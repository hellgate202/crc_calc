==> flow/design.v <==
module crc_calc #(
  parameter bit [63 : 0] POLY       = 16'h8005,
  parameter int          CRC_SIZE   = 16,
  parameter int          DATA_WIDTH = 8,
  parameter bit [63 : 0] INIT       = 16'h0000,
  parameter int          REF_IN     = 1,
  parameter int          REF_OUT    = 1,
  parameter bit [63 : 0] XOR_OUT    = 16'hffff
)(
  input                       clk_i,
  input                       rst_i,
  input                       soft_reset_i,
  input                       valid_i,
  input  [DATA_WIDTH - 1 : 0] data_i,
  output [CRC_SIZE - 1 : 0]   crc_o
);
logic [CRC_SIZE - 1 : 0] crc;
logic [CRC_SIZE - 1 : 0] crc_next;
logic [CRC_SIZE - 1 : 0] crc_prev;
always_ff @( posedge clk_i )
  if( rst_i )
    crc <= INIT[CRC_SIZE - 1 : 0];
  else
    if( soft_reset_i )
      crc <= INIT[CRC_SIZE - 1 : 0];
    else
      if( valid_i )
        crc <= crc_next;
assign crc_o = crc ^ XOR_OUT[CRC_SIZE - 1 : 0];
generate
  if( REF_OUT )
    if( REF_IN )
      begin : ref_out_ref_in
        always_comb
          begin
            crc_next = crc;
            crc_prev = crc;
            for( int i = 0 ; i < DATA_WIDTH; i++ )
              begin
                crc_next[CRC_SIZE - 1] = crc_prev[0] ^ data_i[i];
                for( int j = 1; j < CRC_SIZE; j++ )
                  if( POLY[j] )
                    crc_next[CRC_SIZE - 1 - j] = crc_prev[CRC_SIZE - j] ^ crc_prev[0] ^ data_i[i];
                  else
                    crc_next[CRC_SIZE - 1 - j] = crc_prev[CRC_SIZE - j]; 
                 crc_prev = crc_next;
              end
          end
      end
    else
      begin : ref_out_n_ref_in
        always_comb
          begin
            crc_next = crc;
            crc_prev = crc;
            for( int i = 0; i < DATA_WIDTH; i++ )
              begin
                crc_next[0] = crc_prev[CRC_SIZE - 1] ^ data_i[i];
                for( int j = 1; j < CRC_SIZE; j++ )
                  if( POLY[j] )
                    crc_next[j] = crc_prev[j - 1] ^ crc_prev[CRC_SIZE - 1] ^ data_i[i];
                  else
                    crc_next[j] = crc_prev[j - 1];
                crc_prev = crc_next;
              end
          end
      end
  else
    if( REF_IN )
      begin : n_ref_out_ref_in
        always_comb
          begin
            crc_next = crc;
            crc_prev = crc;
            for( int i = 0; i < DATA_WIDTH; i ++ )
              begin
                crc_next[CRC_SIZE - 1] = crc_prev[0] ^ data_i[ DATA_WIDTH - 1 - i];
                for( int j = 1; j < CRC_SIZE; j++ )
                  if( POLY[j] )
                    crc_next[CRC_SIZE - 1 - j] = crc_prev[CRC_SIZE - j] ^ crc_prev[0] ^ data_i[DATA_WIDTH - 1 - i];
                  else
                    crc_next[CRC_SIZE - 1 - j] = crc_prev[CRC_SIZE - j];
                crc_prev = crc_next;
              end
          end
      end
    else
      begin : n_ref_out_n_ref_in
        always_comb
          begin
            crc_next = crc;
            crc_prev = crc;
            for( int i = 0; i < DATA_WIDTH; i ++ )
              begin
                crc_next[0] = crc_prev[CRC_SIZE - 1] ^ data_i[DATA_WIDTH - 1 - i];
                for( int j = 1; j < CRC_SIZE; j++ )
                  if( POLY[j] )
                    crc_next[j] = crc_prev[j - 1] ^ crc_prev[CRC_SIZE - 1] ^ data_i[DATA_WIDTH - 1 - i];
                  else
                    crc_next[j] = crc_prev[j - 1];
                crc_prev = crc_next;
              end
          end
      end
endgenerate
endmodule
* Tool chain data of crc_calc *
What the tools print for crc_calc, step after step.
Lines are those of the file above, counted from 1.
Operators carry their Yosys type and port widths (W data, S select, Z words).
Library cell names are shortened.
Not given: n/a

inputs
  top = crc_calc
  clock = clk_i
  cell library = sky130hd
  library corner = tt_025C_1v80

* Word-level counts *
Counts by Yosys on the flattened word-level netlist (proc, flatten, opt, wreduce; memories kept). Register bits leave out memories and registers merged into their read ports (data or address); mux counts leave out enables and synchronous resets folded into registers. Print and check cells are left out. Cells with the same type and inputs are merged into one.

operators by class
  reduce/logical cells = 1
  bitwise operators = 41

operator list
  kind              number
  $xor A1 B1 Y1     40
  $not A16 Y16      1
  $reduce_or A2 Y1  1

storage and ports
  input bits = 12
  register bits after elaboration = 16
  word-level cells = 43
  output and inout port bits = 16

* Longest topological paths *
Depth = most cells in a row (Yosys ltp): at word level without a register or memory, in the mapped netlist without a sequential cell, where the memories' decode and read muxes count.

logic depth
  word-level depth = 16
  ABC_AREA = 1
  depth in mapped cells = 16
  gate-level depth less buffers = 16

* Mapped cells and area *
Yosys stat after the flow's synthesis: flattened, memories mapped to cells. It holds for the ABC_AREA given above (unset counts as 0); a run with the other value may have another netlist.

cell types
  cell type  number
  dfxtp_1    16
  inv_1      28
  a21oi_1    16
  o21ai_0    14
  nand2_2    10
  xor2_1     7
  nand2_1    12
  xnor2_1    5
  nand3_2    4
  nand3_1    7
  nand2_4    2
  nor2_1     6
  o211ai_1   2
  clkbuf_1   3
  buf_4      1
  inv_2      2
  nand4_1    1
  o21ai_1    1

mapped netlist
  sequential area = 320.3 µm²
  cell area after synthesis = 960.9 µm²
  cells in the netlist = 137
  mapped flip-flops = 16
  buffers = 4

* Timing after synthesis *
Path of least setup slack by OpenSTA after synthesis, without wires, with an ideal clock, recovery checks aside; 20% of the period is set as input and as output delay. Where synthesis merged equal registers, the netlist keeps one of their names.

timing after synthesis
  path type = input-to-reg
  from = input data_i[0]
  to = register crc[0]
  stages = 16
  launch time at the first pin = 0.358 ns
  period = 1.79 ns
  input delay = 0.358 ns
  path slack = 0.318 ns
  required time = 1.680 ns
  arrival = 1.362 ns
  delay of the path = 1.114 ns
  path buffers = 0
  period reached after synthesis = 1.472 ns

"delay of the path" is the arrival time less input delay plus setup time.
"stages": output pins that drive a net of the path, with the launching flip-flop's if there is one; two outputs of one cell count as two.
"period reached after synthesis" is the clock period less the worst setup slack; recovery checks do not enter. This is arithmetic on one report: input and output delays are still those of the set period (20% each).
Between the ends stands the longest chain of elaborated cells between them, by number of cells; it is not shown to be the way that was timed. Of several equally long chains one is given.
Each line given opens the expression or statement behind the cell; cells for indexed reads and writes are added by Yosys, which also makes memories of some case tables.
At most two assigning lines are given for a register; there are more.

between the ends, after synthesis
  cell sequence = inv_1 -> nand2_1 -> nand2_2 -> nand2_4 -> nand2_4 -> nand2_2 -> nand3_2 -> nand3_2 -> nand2_2 -> nand2_2 -> nand2_2 -> nand2_2 -> nand3_1 -> nand2_1 -> inv_1 -> nor2_1
  length of the longest elaborated chain = 15

ends and longest elaborated chain, after synthesis
  element            RTL line  RTL
  from (decl)        14        input  [DATA_WIDTH - 1 : 0] data_i,
  $xor A1 B1 Y1 x15  43        crc_next[CRC_SIZE - 1 - j] = crc_prev[CRC_SIZE - j] ^ crc_prev[0] ^ data_i[i];
  to (assign)        25        crc <= INIT[CRC_SIZE - 1 : 0];
  to (assign)        28        crc <= crc_next;
  to (decl)          17        logic [CRC_SIZE - 1 : 0] crc;

* Path in the finished layout *
Path of least setup slack in the final report of stored run 1 (OpenROAD, finished layout, wires in). Where an end is a register, its clock arrival counts in the times.

timing post-layout
  path type = reg-to-output
  from = register crc[0]
  to = output crc_o[0]
  path slack = 0.64 ns
  period = 2.36 ns
  stages = 3
  path buffers = 1
  output delay = 0.47 ns
  arrival = 1.25 ns
  launch time at the first pin = 0.28 ns
  required time = 1.89 ns

Between the ends stands the longest chain of elaborated cells between them, by number of cells; it is not shown to be the way that was timed. Of several equally long chains one is given.
At most two assigning lines are given for a register; there are more.

between the ends, post-layout
  cell sequence = dfxtp_1 -> inv_2 -> clkdlybuf4s50_1
  length of the longest elaborated chain = 1

ends and longest elaborated chain, post-layout
  element        RTL line  RTL
  from (decl)    17        logic [CRC_SIZE - 1 : 0] crc;
  from (assign)  22        crc <= INIT[CRC_SIZE - 1 : 0];
  from (assign)  25        crc <= INIT[CRC_SIZE - 1 : 0];
  $not A16 Y16   n/a
  to (decl)      15        output [CRC_SIZE - 1 : 0]   crc_o

--- measured runs ---
Top module crc_calc; platform sky130hd; tools Yosys and OpenROAD; 2 stored runs in no particular order. Input and output delays are each 20% of the period that was set; the output load is 0.01 pF.
"clock period reached" means the clock period less the worst setup slack. The figure is calculated, with input and output delays left at 20% of the set period.
"critical path time" is the time allowed to the run's worst setup path (the clock period less input and output delay, where it has them) less its slack. Clock arrival times count: a late capture clock shortens it, a late launch clock lengthens it.
"power consumption" is the tool's figure for a default switching activity; nothing was simulated.
A setting shown as n/a is not set for that run.

setting or result                      stored run 1   stored run 2
period_ns                              2.36           1.81
CORE_UTILIZATION                       40             40
SETUP_SLACK_MARGIN                     0.58           -0.18
PLACE_DENSITY                          0.77           n/a
HOLD_SLACK_MARGIN                      0.04           n/a
CELL_PAD_IN_SITES_GLOBAL_PLACEMENT     1              n/a
ABC_AREA                               1              n/a
CTS_CLUSTER_SIZE                       57             n/a
CTS_CLUSTER_DIAMETER                   326            n/a
CAP_MARGIN                             10             20
MAX_ROUTING_LAYER                      met4           n/a
CORE_MARGIN                            2              2
SLEW_MARGIN                            20             20
die area (µm²)                         2810.6         2522.1
std-cell area (final layout) (µm²)     1388.8         1325.0
final worst hold slack (ns)            0.471          0.515
power consumption (mW)                 0.7114         0.9607
Yosys chip area after synthesis (µm²)  960.9          854.6
utilization after routing (%)          62.2           66.9
critical path time (ns)                1.25           1.50
class of the worst setup path          reg-to-output  input-to-reg
final setup TNS (ns)                   0.000          -0.083
worst setup slack after layout (ns)    0.641          -0.050
clock period reached (ns)              1.719          1.860
--- end ---
